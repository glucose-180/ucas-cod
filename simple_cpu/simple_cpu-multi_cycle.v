==> flow/design.v <==
`timescale 10 ns / 1 ns
module alu(
	input  [32 - 1:0]  A,
	input  [32 - 1:0]  B,
	input  [              2:0]  ALUop,
	output                      Overflow,
	output                      CarryOut,
	output                      Zero,
	output [32 - 1:0]  Result
);
	parameter AND = 3'b000, OR = 3'b001, ADD = 3'b010, SUB = 3'b110, SLT = 3'b111;
	wire [32 - 1:0] A_switched, B_switched, res_sum, res_and, res_or;
	wire cin, cout;
	wire A_sign, B_sign, sum_sign;   
	b32_adder ALU_adder (
		.A(A_switched), .B(B_switched), .cin(cin), .cout(cout), .S(res_sum)
	);
	assign Zero = ~|Result;
	assign A_switched = (ALUop == SLT ? { ~A_sign,A[32 - 2:0] } : A);   
	assign B_switched = (ALUop == SUB ? ~B : (ALUop == SLT ? ~{ ~B_sign,B[32 - 2:0] } : B));
	assign cin = (ALUop == SUB || ALUop == SLT ? 1'b1 : 1'b0);
	assign res_and = A & B;
	assign res_or = A | B;
	assign A_sign = A[32 - 1];
	assign B_sign = B[32 - 1];
	assign sum_sign = res_sum[32 - 1];
	assign Overflow = (A_switched[32 - 1] == B_switched[32 - 1] && A_switched[32 - 1] != sum_sign);
	assign CarryOut = (ALUop == ADD && cout == 1'b1) || (ALUop == SUB && cout == 1'b0);
	assign Result = (
		ALUop == AND ? res_and : (
		ALUop == OR ? res_or : (
		ALUop == ADD || ALUop == SUB ? res_sum : (
		ALUop == SLT ? { 31'd0,~cout } : 32'd0
	))));
endmodule
module b32_adder(
	input	[32 - 1:0]	A,
	input	[32 - 1:0]	B,
	input						cin,
	output						cout,
	output	[32 - 1:0] S
);
	assign { cout,S } = A + B + cin;
endmodule
`timescale 10 ns / 1 ns
module reg_file(
	input                       clk,
	input  [5 - 1:0]  waddr,
	input  [5 - 1:0]  raddr1,
	input  [5 - 1:0]  raddr2,
	input                       wen,
	input  [32 - 1:0]  wdata,
	output [32 - 1:0]  rdata1,
	output [32 - 1:0]  rdata2
);
	reg [32 - 1:0] rf [31:0];
	always @ (posedge clk) begin
		if (wen != 0 && waddr != 0)
			rf[waddr] <= wdata;
	end
	assign rdata1 = (raddr1 == 0 ? 32'd0 : rf[raddr1]);
	assign rdata2 = (raddr2 == 0 ? 32'd0 : rf[raddr2]);
endmodule
`timescale 10 ns / 1 ns
module shifter (
	input wire signed [32 - 1:0] A,
	input  [              4:0] B,
	input  [              1:0] Shiftop,
	output [32 - 1:0] Result
);
	parameter LL = 2'b00, RL = 2'b10, RA = 2'b11;
	assign Result = (
		$signed({32{Shiftop == LL}}) & (A << B) |
		$signed({32{Shiftop == RL}}) & (A >> B) |
		$signed({32{Shiftop == RA}}) & (A >>> B)
	);
endmodule
`timescale 10ns / 1ns
module simple_cpu(
	input             clk,
	input             rst,
	output reg [31:0]     PC,
	input  [31:0]     Instruction,
	output [31:0]     Address,
	output            MemWrite,
	output [31:0]     Write_data,
	output [ 3:0]     Write_strb,
	input  [31:0]     Read_data,
	output            MemRead
);
	wire			RF_wen;
	wire [4:0]		RF_waddr;
	wire [31:0]		RF_wdata;
	wire [31:0] RF_rdata1, RF_rdata2;
	wire [31:0] RF_wdata_ItypeR;	 
	wire [7:0] LoadB;
	wire [15:0] LoadH;
	wire [31:0] LoadWL, LoadWR;		 
	wire [31:0] StoreWL, StoreWR;	 
	reg [31:0] IR;		 
	wire [31:0] SE16, ZE16;	 
	wire [5:0] opcode, func;
	wire NOP, Rtype, REGIMM, Jtype, Itype_branch, Itype_calc, Itype_r, Itype_w;
	wire [31:0] ALU_A, ALU_A_ex, ALU_B, ALU_B_ex, ALU_res;
	wire [2:0] ALUop, ALUop_ex;
	wire ALU_OF, ALU_CF, ALU_ZF;
	wire RegDst, RF2ALU_B;
	wire [4:0] SFT_B;
	wire [1:0] SFTop;
	wire [31:0] SFT_res;
	reg [31:0] RF_wbuf;	 
	reg BF;			 
	reg [5:0] current_state, next_state;
	reg_file REG (
		.clk(clk), .waddr(RF_waddr), .wen(RF_wen), .wdata(RF_wdata),
		.raddr1(IR[25:21]), .raddr2(IR[20:16]), .rdata1(RF_rdata1), .rdata2(RF_rdata2)
	);
	alu ALU (
		.A(ALU_A), .B(ALU_B), .ALUop(ALUop), .Overflow(ALU_OF), .CarryOut(ALU_CF), .Zero(ALU_ZF), .Result(ALU_res)
	);
	shifter SFT (
		.A(RF_rdata2), .B(SFT_B), .Shiftop(SFTop), .Result(SFT_res)
	);
	parameter ALU_AND = 3'b000, ALU_OR = 3'b001, ALU_ADD = 3'b010, ALU_SUB = 3'b110, ALU_SLT = 3'b111, ALU_XOR = 3'b100, ALU_NOR = 3'b101, ALU_SLTU = 3'b011;
	parameter OC_addiu = 6'b001001, OC_lui = 6'b001111, OC_andi = 6'b001100, OC_ori = 6'b001101, OC_xori = 6'b001110, OC_slti = 6'b001010, OC_sltiu = 6'b001011, OC_j = 6'b000010, OC_jal = 6'b000011;
	parameter FC_addu = 6'b100001, FC_subu = 6'b100011, FC_and = 6'b100100, FC_or = 6'b100101, FC_xor = 6'b100110, FC_nor = 6'b100111, FC_slt = 6'b101010, FC_sltu = 6'b101011, FC_jr = 6'b001000, FC_jalr = 6'b001001;
	parameter s_IF = 5'b00001, s_ID = 5'b00010, s_EX = 5'b00100, s_MA = 5'b01000, s_WB = 5'b10000;
	assign SE16 = { {16{IR[15]}},IR[15:0] };
	assign ZE16 = { 16'd0,IR[15:0] };
	assign opcode = IR[31:26];
	assign func = IR[5:0];
	always @ (posedge clk)
		if (rst != 0)
			current_state <= s_IF;
		else
			current_state <= next_state;
	always @ (*) begin
		case (current_state)
		s_IF:
			next_state = s_ID;
		s_ID:
			if (NOP)
				next_state = s_IF;
			else
				next_state = s_EX;
		s_EX:
			if (REGIMM || Itype_branch || opcode == OC_j)
				next_state = s_IF;
			else if (Rtype || Itype_calc || opcode == OC_jal)
				next_state = s_WB;
			else	 
				next_state = s_MA;
		s_MA:
			if (Itype_r)
				next_state = s_WB;
			else	 
				next_state = s_IF;
		default:	 
			next_state = s_IF;
		endcase
	end
	always @ (posedge clk) begin
		if (rst != 0)
			PC <= 32'd0;
		else if (current_state == s_IF)
			PC <= ALU_res;	 
		else if (current_state == s_EX) begin
			if (Rtype && (func == FC_jr || func == FC_jalr))
				PC <= RF_rdata1;
			else if (BF)
				PC <= ALU_res;
			else if (Jtype)
				PC <= { PC[31:28],IR[25:0],2'b00 };	 
		end
	end
	always @ (posedge clk) begin
		if (current_state == s_IF && rst == 0)
			IR <= Instruction;
	end
	always @ (posedge clk) begin
		if (current_state == s_EX) begin
			if (Rtype && func[5] == 1 || Itype_calc || Itype_r || Itype_w)
				RF_wbuf <= ALU_res;
			else if (Rtype && func[5:3] == 3'b000)
				RF_wbuf <= SFT_res;
			else if (Rtype && (func == FC_jr || func == FC_jalr))
				RF_wbuf <= ALU_res;
			else if (Rtype && { func[5:3],func[1] } == 4'b0011)
				RF_wbuf <= RF_rdata1;
			else if (Jtype || Itype_r || Itype_w)
				RF_wbuf <= ALU_res;
		end
		else if (current_state == s_MA)
			if (Itype_r)
				RF_wbuf <= RF_wdata_ItypeR;
	end
	always @ (posedge clk) begin
		if (rst != 0)
			BF <= 0;
		else if (current_state == s_ID)
			BF <= ((REGIMM && (IR[16] ^ RF_rdata1[31])) ||
			(Itype_branch && opcode[1] == 1'b0 && (ALU_ZF ^ opcode[0])) ||
			Itype_branch && opcode[1] == 1'b1 && (opcode[0] ^ (ALU_res[31] || ALU_ZF)));
		else if (current_state == s_EX && BF)
			BF <= 0;
	end
	assign ALU_A = (
		{32{current_state == s_IF}} & PC |
		{32{current_state == s_ID}} & RF_rdata1 |
		{32{current_state == s_EX}} & ALU_A_ex
	);
	assign ALU_B = (
		{32{current_state == s_IF}} & 32'd4 |
		{32{current_state == s_ID}} & RF_rdata2 |
		{32{current_state == s_EX}} & ALU_B_ex
	);
	assign ALUop = (
		{3{current_state == s_IF}} & ALU_ADD |
		{3{current_state == s_ID}} & ALU_SUB |
		{3{current_state == s_EX}} & ALUop_ex
	);
	assign RF_wen = (current_state == s_WB && (!Rtype || Rtype && (func != FC_jr && func[5:1] != 5'b00101 || func[5:1] == 5'b00101 && (|RF_rdata2) == func[0])));	 
	assign NOP = (IR == 32'd0);
	assign Rtype = (opcode == 6'b000000 && NOP == 0);
	assign REGIMM = (opcode == 6'b000001);
	assign Jtype = (opcode[5:1] == 5'b00001);
	assign Itype_branch = (opcode[5:2] == 4'b0001);
	assign Itype_calc = (opcode[5:3] == 3'b001);
	assign Itype_r = (opcode[5:3] == 3'b100);
	assign Itype_w = (opcode[5:3] == 3'b101);
	assign RegDst = ~(Itype_calc || Itype_r || Itype_w);
	assign MemRead = (current_state == s_MA && Itype_r);
	assign MemWrite = (current_state == s_MA && Itype_w);
	assign RF2ALU_B = (Rtype && func[5] == 1);	 
	assign RF_waddr = (Jtype ? 5'd31 : ({5{RegDst}} & IR[15:11] | ~{5{RegDst}} & IR[20:16]));
	assign RF_wdata = RF_wbuf;
	assign RF_wdata_ItypeR = (
		{32{opcode[1:0] == 2'b00}} & { (opcode[2] ? 24'd0 : {24{LoadB[7]}}),LoadB } |
		{32{opcode[1:0] == 2'b01}} & { (opcode[2] ? 16'd0 : {16{LoadH[15]}}),LoadH } |
		{32{opcode[1:0] == 2'b11}} & Read_data |
		{32{opcode[1:0] == 2'b10}} & (opcode[2] ? LoadWR : LoadWL)
	);
	assign LoadB = Read_data[{ RF_wbuf[1:0],3'd0 } +: 8];
	assign LoadH = Read_data[{ RF_wbuf[1],4'd0 } +: 16];
	assign LoadWL = (
		{32{RF_wbuf[1:0] == 2'b00}} & { Read_data[7:0],RF_rdata2[23:0] } |
		{32{RF_wbuf[1:0] == 2'b01}} & { Read_data[15:0],RF_rdata2[15:0] } |
		{32{RF_wbuf[1:0] == 2'b10}} & { Read_data[23:0],RF_rdata2[7:0] } |
		{32{RF_wbuf[1:0] == 2'b11}} & Read_data
	);
	assign LoadWR = (
		{32{RF_wbuf[1:0] == 2'b00}} & Read_data |
		{32{RF_wbuf[1:0] == 2'b01}} & { RF_rdata2[31:24],Read_data[31:8] } |
		{32{RF_wbuf[1:0] == 2'b10}} & { RF_rdata2[31:16],Read_data[31:16] } |
		{32{RF_wbuf[1:0] == 2'b11}} & { RF_rdata2[31:8],Read_data[31:24] }
	);
	assign ALU_A_ex = (Rtype && (func == FC_jr || func == FC_jalr) || REGIMM || Itype_branch || Jtype ? PC : RF_rdata1);
	assign ALU_B_ex = (RF2ALU_B ? RF_rdata2 : (	 
		{32{Rtype && (func == FC_jr || func == FC_jalr) || Jtype}} & 32'd4 |
		{32{Itype_r || Itype_w || opcode == OC_addiu || opcode == OC_slti || opcode == OC_sltiu}} & SE16 |
		{32{opcode == OC_andi || opcode == OC_ori || opcode == OC_xori}} & ZE16 |
		{32{opcode == OC_lui}} & (ZE16 << 16) |
		{32{REGIMM || Itype_branch}} & (SE16 << 2)
	));
	assign ALUop_ex = (
		{3{Rtype && func == FC_addu || opcode == OC_addiu || Itype_r || Itype_w || Rtype && (func == FC_jr || func == FC_jalr) || Jtype || REGIMM || Itype_branch}} & ALU_ADD |
		{3{Rtype && func == FC_subu}} & ALU_SUB |
		{3{Rtype && func == FC_and || opcode == OC_andi}} & ALU_AND |
		{3{Rtype && func == FC_or || opcode == OC_ori || opcode == OC_lui}} & ALU_OR |
		{3{Rtype && func == FC_xor || opcode == OC_xori}} & ALU_XOR |
		{3{Rtype && func == FC_nor}} & ALU_NOR |
		{3{Rtype && func == FC_slt || opcode == OC_slti}} & ALU_SLT |
		{3{Rtype && func == FC_sltu || opcode == OC_sltiu}} & ALU_SLTU
	);
	assign SFT_B = {5{Rtype && func[5:2] == 4'b0000}} & IR[10:6] | {5{Rtype && func[5:2] == 4'b0001}} & RF_rdata1[4:0];
	assign SFTop = func[1:0];
	assign Address = { RF_wbuf[31:2],2'b0 };
	assign Write_data = {
		{32{opcode[1] == 0}} & (RF_rdata2 << { RF_wbuf[1:0],3'd0 }) |
		{32{opcode[1:0] == 2'b11}} & RF_rdata2 |
		{32{opcode[1:0] == 2'b10}} & (opcode[2] ? StoreWR : StoreWL)
	};
	assign StoreWL = (
		{32{RF_wbuf[1:0] == 2'b00}} & { 24'd0,RF_rdata2[31:24] } |
		{32{RF_wbuf[1:0] == 2'b01}} & { 16'd0,RF_rdata2[31:16] } |
		{32{RF_wbuf[1:0] == 2'b10}} & { 8'd0,RF_rdata2[31:8] } |
		{32{RF_wbuf[1:0] == 2'b11}} & RF_rdata2
	);
	assign StoreWR = (
		{32{RF_wbuf[1:0] == 2'b00}} & RF_rdata2 |
		{32{RF_wbuf[1:0] == 2'b01}} & { RF_rdata2[23:0],8'd0 } |
		{32{RF_wbuf[1:0] == 2'b10}} & { RF_rdata2[15:0],16'd0 } |
		{32{RF_wbuf[1:0] == 2'b11}} & { RF_rdata2[7:0],24'd0 }
	);
	assign Write_strb = (
		{4{opcode[1:0] == 2'b00}} & (4'd1 << RF_wbuf[1:0]) |
		{4{opcode[1:0] == 2'b01}} & (4'd3 << RF_wbuf[1:0]) |
		{4{opcode[1:0] == 2'b11}} & 4'd15 |
		{4{opcode[1:0] == 2'b10}} & (opcode[2] ? (4'd15 << RF_wbuf[1:0]) : ~(4'd14 << RF_wbuf[1:0]))
	);
endmodule
== Tool chain data of simple_cpu ==
The steps from the RTL of simple_cpu to its reports follow in flow order.
Line numbers count from 1 in the design file above.
Operators carry their Yosys type and port widths (W data, S select, Z words).
Cell names lack the library's common part.
Not given: --

* Top: simple_cpu
* Clock: clk
* Cell library: sky130hd
* Timing corner: tt_025C_1v80

== Elaborated design ==
Yosys after proc, flatten, opt, wreduce and memory -nomap, before mapping. Print and check cells are not counted.
Yosys's memory passes give these memory sizes; they may raise the number of words (mostly to a power of two), join words into wider ones and drop unused or constant bits.

* Shift-type cells: 10
* $mul: 0
* Bitwise logic cells: 99
* Equality and inequality tests: 52
* Div/mod/pow operators: 0
* Reductions and logical operators: 93
* $lt $le $gt $ge: 0
* Multiplexer cells: 43
* Add/sub/neg operators: 2

{| class="wikitable"
|+ Operator list
! kind !! count
|-
| $and A32 B32 Y32 || 29
|-
| $or A32 B32 Y32 || 26
|-
| $mux W32 || 25
|-
| $and A1 B32 Y32 || 3
|-
| $eq A6 B4 Y1 const B || 11
|-
| $or A3 B32 Y32 || 2
|-
| $and A32 B16 Y32 || 2
|-
| $shl A32 B5 Y32 || 2
|-
| $not A32 Y32 || 2
|-
| $reduce_or A32 Y1 || 2
|-
| $eq A6 B6 Y1 const B || 7
|-
| $logic_or A1 B1 Y1 || 41
|-
| $mux W5 || 7
|-
| $add A32 B32 Y33 || 1
|-
| $add A33 B1 Y33 || 1
|-
| $and A32 B24 Y32 || 1
|-
| $shr A32 B5 Y32 || 1
|-
| $sshr A32 B5 Y32 || 1
|-
| $shiftx A32 B6 Y16 || 1
|-
| $shiftx A32 B6 Y8 || 1
|-
| $and A32 B8 Y32 || 1
|-
| $logic_not A32 Y1 || 1
|-
| $logic_and A1 B1 Y1 || 28
|-
| $mux W28 || 1
|-
| $eq A6 B2 Y1 const B || 4
|-
| $mux W24 || 1
|-
| $and A5 B5 Y5 || 4
|-
| $pmux W5 S4 || 1
|}

Not listed: further kinds 47, cells in them 92.

* Bits in writable memories: 1024
* Output and inout bits: 102
* Bits in latches: 0
* Word width x clocked read ports: 64
* ROM bits: 0
* Input bits: 66
* Register bits: 103
* Memory cells: 1

{| class="wikitable"
|+ Memories
! memory !! words !! bits a word !! rd ports !! write ports !! line !! RTL
|-
| REG.rf || 32 || 32 || 2 || 1 || 56 || <nowiki>reg [32 - 1:0] rf [31:0];</nowiki>
|}

== Logic depth ==
Depth = most cells in a row (Yosys ltp): at word level without a register or memory, in the mapped netlist without a sequential cell, where the memories' decode and read muxes count.

* Word-level depth: 36
* ABC_AREA: 0
* Mapped depth: 27
* Gate-level depth less buffers: 21

== Netlist ==
The flow's flattened synthesis, as Yosys stat reports it; memories are mapped. The netlist is that of the ABC_AREA named above (0 if unset); the other value can give another one.
The area totals of this step are shown rounded.

{| class="wikitable"
|+ Cells by type
! type !! count !! area in all (µm²)
|-
| edfxtp_1 || 1088 || 3.27E+04
|-
| mux4_2 || 377 || 8.49E+03
|-
| mux2i_1 || 361 || 3.61E+03
|-
| a22oi_1 || 196 || 1.47E+03
|-
| mux4_1 || 55 || 1.45E+03
|-
| nand2_1 || 303 || 1.14E+03
|-
| a21oi_1 || 211 || 1.06E+03
|-
| dfxtp_1 || 48 || 960.922
|-
| nor2_1 || 247 || 927.139
|-
| o21ai_0 || 174 || 870.835
|-
| clkbuf_1 || 207 || 776.995
|-
| mux2_2 || 59 || 664.387
|-
| a221oi_1 || 75 || 656.88
|-
| o22ai_1 || 98 || 613.088
|-
| buf_4 || 74 || 555.533
|-
| nand3_1 || 98 || 490.47
|-
| o221ai_1 || 56 || 490.47
|-
| buf_2 || 94 || 470.451
|}

Other cell types: 106; their cells: 1079.

* Cell count: 4900
* Synthesis area: 65980 µm²
* Sequential part of the area: 33630 µm²
* Flip-flops: 1136
* Buffer cells: 467

By module: a second synthesis without flattening, with its own total; a netlist apart from the flattened one above.

* Cell total of the unflattened synthesis: 4560
* Area total of the unflattened synthesis: 64360 µm²

Rows give one instance, submodules left out.

{| class="wikitable"
|+ Modules
! module !! area (µm²) !! instances !! cells
|-
| reg_file || 47010 || 1 || 2400
|-
| simple_cpu || 10490 || 1 || 1326
|-
| shifter || 3973 || 1 || 454
|-
| b32_adder || 1750 || 1 || 244
|-
| alu || 1137 || 1 || 136
|}

== Timing after synthesis ==
OpenSTA on the mapped netlist: ideal clock, no wires. The path of least setup slack (recovery checks aside). Input and output delay are each 20% of the period. Register names are those of the netlist, which keeps one name where synthesis merged equal registers.

* Kind: reg2reg
* Start: register IR[29]
* End: register BF
* Delay of the path: 6303 ps
* Path slack: -273 ps
* Driving pins on the path: 25
* Arrival: 6182 ps
* Period: 6030 ps
* Path buffers: 3
* Time at the first pin: 0 ps
* Setup time: 121 ps
* Required time: 5909 ps
* Synthesis period reached: 6303 ps

"delay of the path" is the arrival time less input delay plus setup time.
"driving pins on the path" counts driving pins, that of a launching flip-flop among them; a cell with two outputs on the path counts twice.
"synthesis period reached" is the clock period less the worst setup slack; recovery checks do not enter. This is arithmetic on one report: input and output delays are still those of the set period (20% each).
Between the ends stands the longest chain of elaborated cells between them, by number of cells; it is not shown to be the way that was timed. Of several equally long chains one is given.
Each line given opens the expression or statement behind the cell; cells for indexed reads and writes are added by Yosys, which also makes memories of some case tables.
At most two assigning lines are given for a register; there are more.

* Path through: edfxtp_1 clkbuf_1 or4_1 or4_1 o21ai_1 o311ai_0 nand2b_1 clkbuf_1 buf_1 xnor2_1 fa_1 inv_1 fa_1 a211oi_1 nor3_1 o21ai_0 nand3_1 a31oi_1 o311ai_0 a21oi_1 o31ai_1 or3b_2 nor4_2 mux2i_1 nand2_1
* Length of the longest elaborated chain: 36
* Elaborated cells between the ends (all ways): 107

{| class="wikitable"
|+ RTL lines, path post-synthesis
! item !! line !! RTL
|-
| start, declared || 100 || <nowiki>reg [31:0] IR;</nowiki>
|-
| start, assigned || 178 || <nowiki>IR <= Instruction;</nowiki>
|-
| $logic_not A32 Y1 || 223 || <nowiki>assign NOP = (IR == 32'd0);</nowiki>
|-
| $not A1 Y1 || 224 || <nowiki>assign Rtype = (opcode == 6'b000000 && NOP == 0);</nowiki>
|-
| $logic_and A1 B1 Y1 || 224 ||
|-
| $logic_and A1 B1 Y1 || 266 || <nowiki>{3{Rtype && func == FC_addu || opcode == OC_addiu || Itype_r || Itype_w || Rtype && (func == FC_jr || func == ...</nowiki>
|-
| $logic_or A1 B1 Y1 x7 || 266 ||
|-
| $or A2 B3 Y3 || 266 ||
|-
| $or A3 B1 Y3 || 266 ||
|-
| [... 15 more ...] || -- ||
|-
| $mux W32 || 30 || <nowiki>ALUop == AND ? res_and : (</nowiki>
|-
| $reduce_or A32 Y1 || 18 || <nowiki>assign Zero = ~|Result;</nowiki>
|-
| $logic_not A1 Y1 || 18 ||
|-
| $xor A1 B1 Y1 || 202 || <nowiki>(Itype_branch && opcode[1] == 1'b0 && (ALU_ZF ^ opcode[0])) ||</nowiki>
|-
| $logic_and A1 B1 Y1 || 202 ||
|-
| $logic_or A1 B1 Y1 x2 || 201 || <nowiki>BF <= ((REGIMM && (IR[16] ^ RF_rdata1[31])) ||</nowiki>
|-
| $mux W1 || 200 || <nowiki>else if (current_state == s_ID)</nowiki>
|-
| end, assigned || 199 || <nowiki>BF <= 0;</nowiki>
|-
| end, assigned || 201 ||
|-
| end, declared || 112 || <nowiki>reg BF;</nowiki>
|}

== Timing after layout ==
From the final timing report of run A: the path of least setup slack in the routed layout; clock arrival at registers is part of the times.
The report prints the path's times to 10 ps; the period is as set.

* Kind: reg2out
* Start: register (no name shown)
* End: output port Write_data[20]
* Required time: 3570 ps
* Time at the first pin: 780 ps
* Arrival: 5030 ps
* Path buffers: 14
* Period: 4460 ps
* Path slack: -1460 ps
* Driving pins on the path: 23

* Path through: dfxtp_4 buf_12 buf_16 buf_12 buf_12 buf_16 buf_12 mux4_2 a22oi_2 and4_4 buf_6 buf_6 buf_6 buf_6 buf_6 buf_12 nor2_4 buf_6 a221oi_2 nor2_1 a222oi_1 o31ai_2 buf_2

{| class="wikitable"
|+ RTL lines, path after layout
! item !! line !! RTL
|-
| end, declared || 86 || <nowiki>output [31:0] Write_data,</nowiki>
|}

Chain of elaborated cells between the ends: none given.

--- measured runs ---
Record of 2 stored runs of the RTL-to-layout flow on simple_cpu, platform sky130hd. The runs are unordered. Constraints: input delay and output delay 20% of the set period each, output load 0.01 pF.
"period reached" = clock period - worst setup slack. The figure is calculated, with input and output delays left at 20% of the set period.
By "critical setup path time" is meant the share of the clock period that the worst setup path is allowed (20% is reserved at inputs, 20% at outputs), minus its slack. Clock arrival times at its registers enter into it.
"total design power": no workload was simulated; the value follows from the tool's default switching activity.
"critical setup path time" is known to 10 ps.
Values from the reports are rounded here.

=== Run A ===
{| class="wikitable"
! Setting !! Value
|-
| period_ns || 4.46
|-
| CORE_UTILIZATION || 23
|-
| SETUP_SLACK_MARGIN || 1.22
|-
| PLACE_DENSITY_LB_ADDON || 0.11
|-
| HOLD_SLACK_MARGIN || 0.28
|-
| CELL_PAD_IN_SITES_GLOBAL_PLACEMENT || 0
|-
| SLEW_MARGIN || 25
|-
| CAP_MARGIN || 20
|-
| CORE_MARGIN || 2
|-
! Result !! Value
|-
| Worst hold slack after layout || 536 ps
|-
| Period reached || 5917 ps
|-
| Setup slack of the worst path || -1457 ps
|-
| Post-layout utilization || 34.0 %
|-
| Standard-cell area after routing || 97010 µm²
|-
| Total design power || 34.78 mW
|-
| Final setup TNS || -1040000 ps
|-
| Chip area after synthesis (Yosys) || 65980 µm²
|-
| Critical setup path time || 5030 ps
|-
| Type of the worst setup path || reg2out
|-
| Total die area || 291200 µm²
|}

=== Run B ===
{| class="wikitable"
! Setting !! Value
|-
| period_ns || 5.56
|-
| CORE_UTILIZATION || 45
|-
| CORE_ASPECT_RATIO || 0.77
|-
| CORE_MARGIN || 3
|-
| CELL_PAD_IN_SITES_GLOBAL_PLACEMENT || 0
|-
| ABC_AREA || 0
|-
| CAP_MARGIN || 20
|-
| SLEW_MARGIN || 20
|-
! Result !! Value
|-
| Worst hold slack after layout || 484 ps
|-
| Period reached || 5672 ps
|-
| Setup slack of the worst path || -112 ps
|-
| Post-layout utilization || 58.1 %
|-
| Standard-cell area after routing || 84010 µm²
|-
| Total design power || 24.71 mW
|-
| Final setup TNS || -378 ps
|-
| Chip area after synthesis (Yosys) || 65980 µm²
|-
| Critical setup path time || 5670 ps
|-
| Type of the worst setup path || reg2reg
|-
| Total die area || 151300 µm²
|}
--- end ---
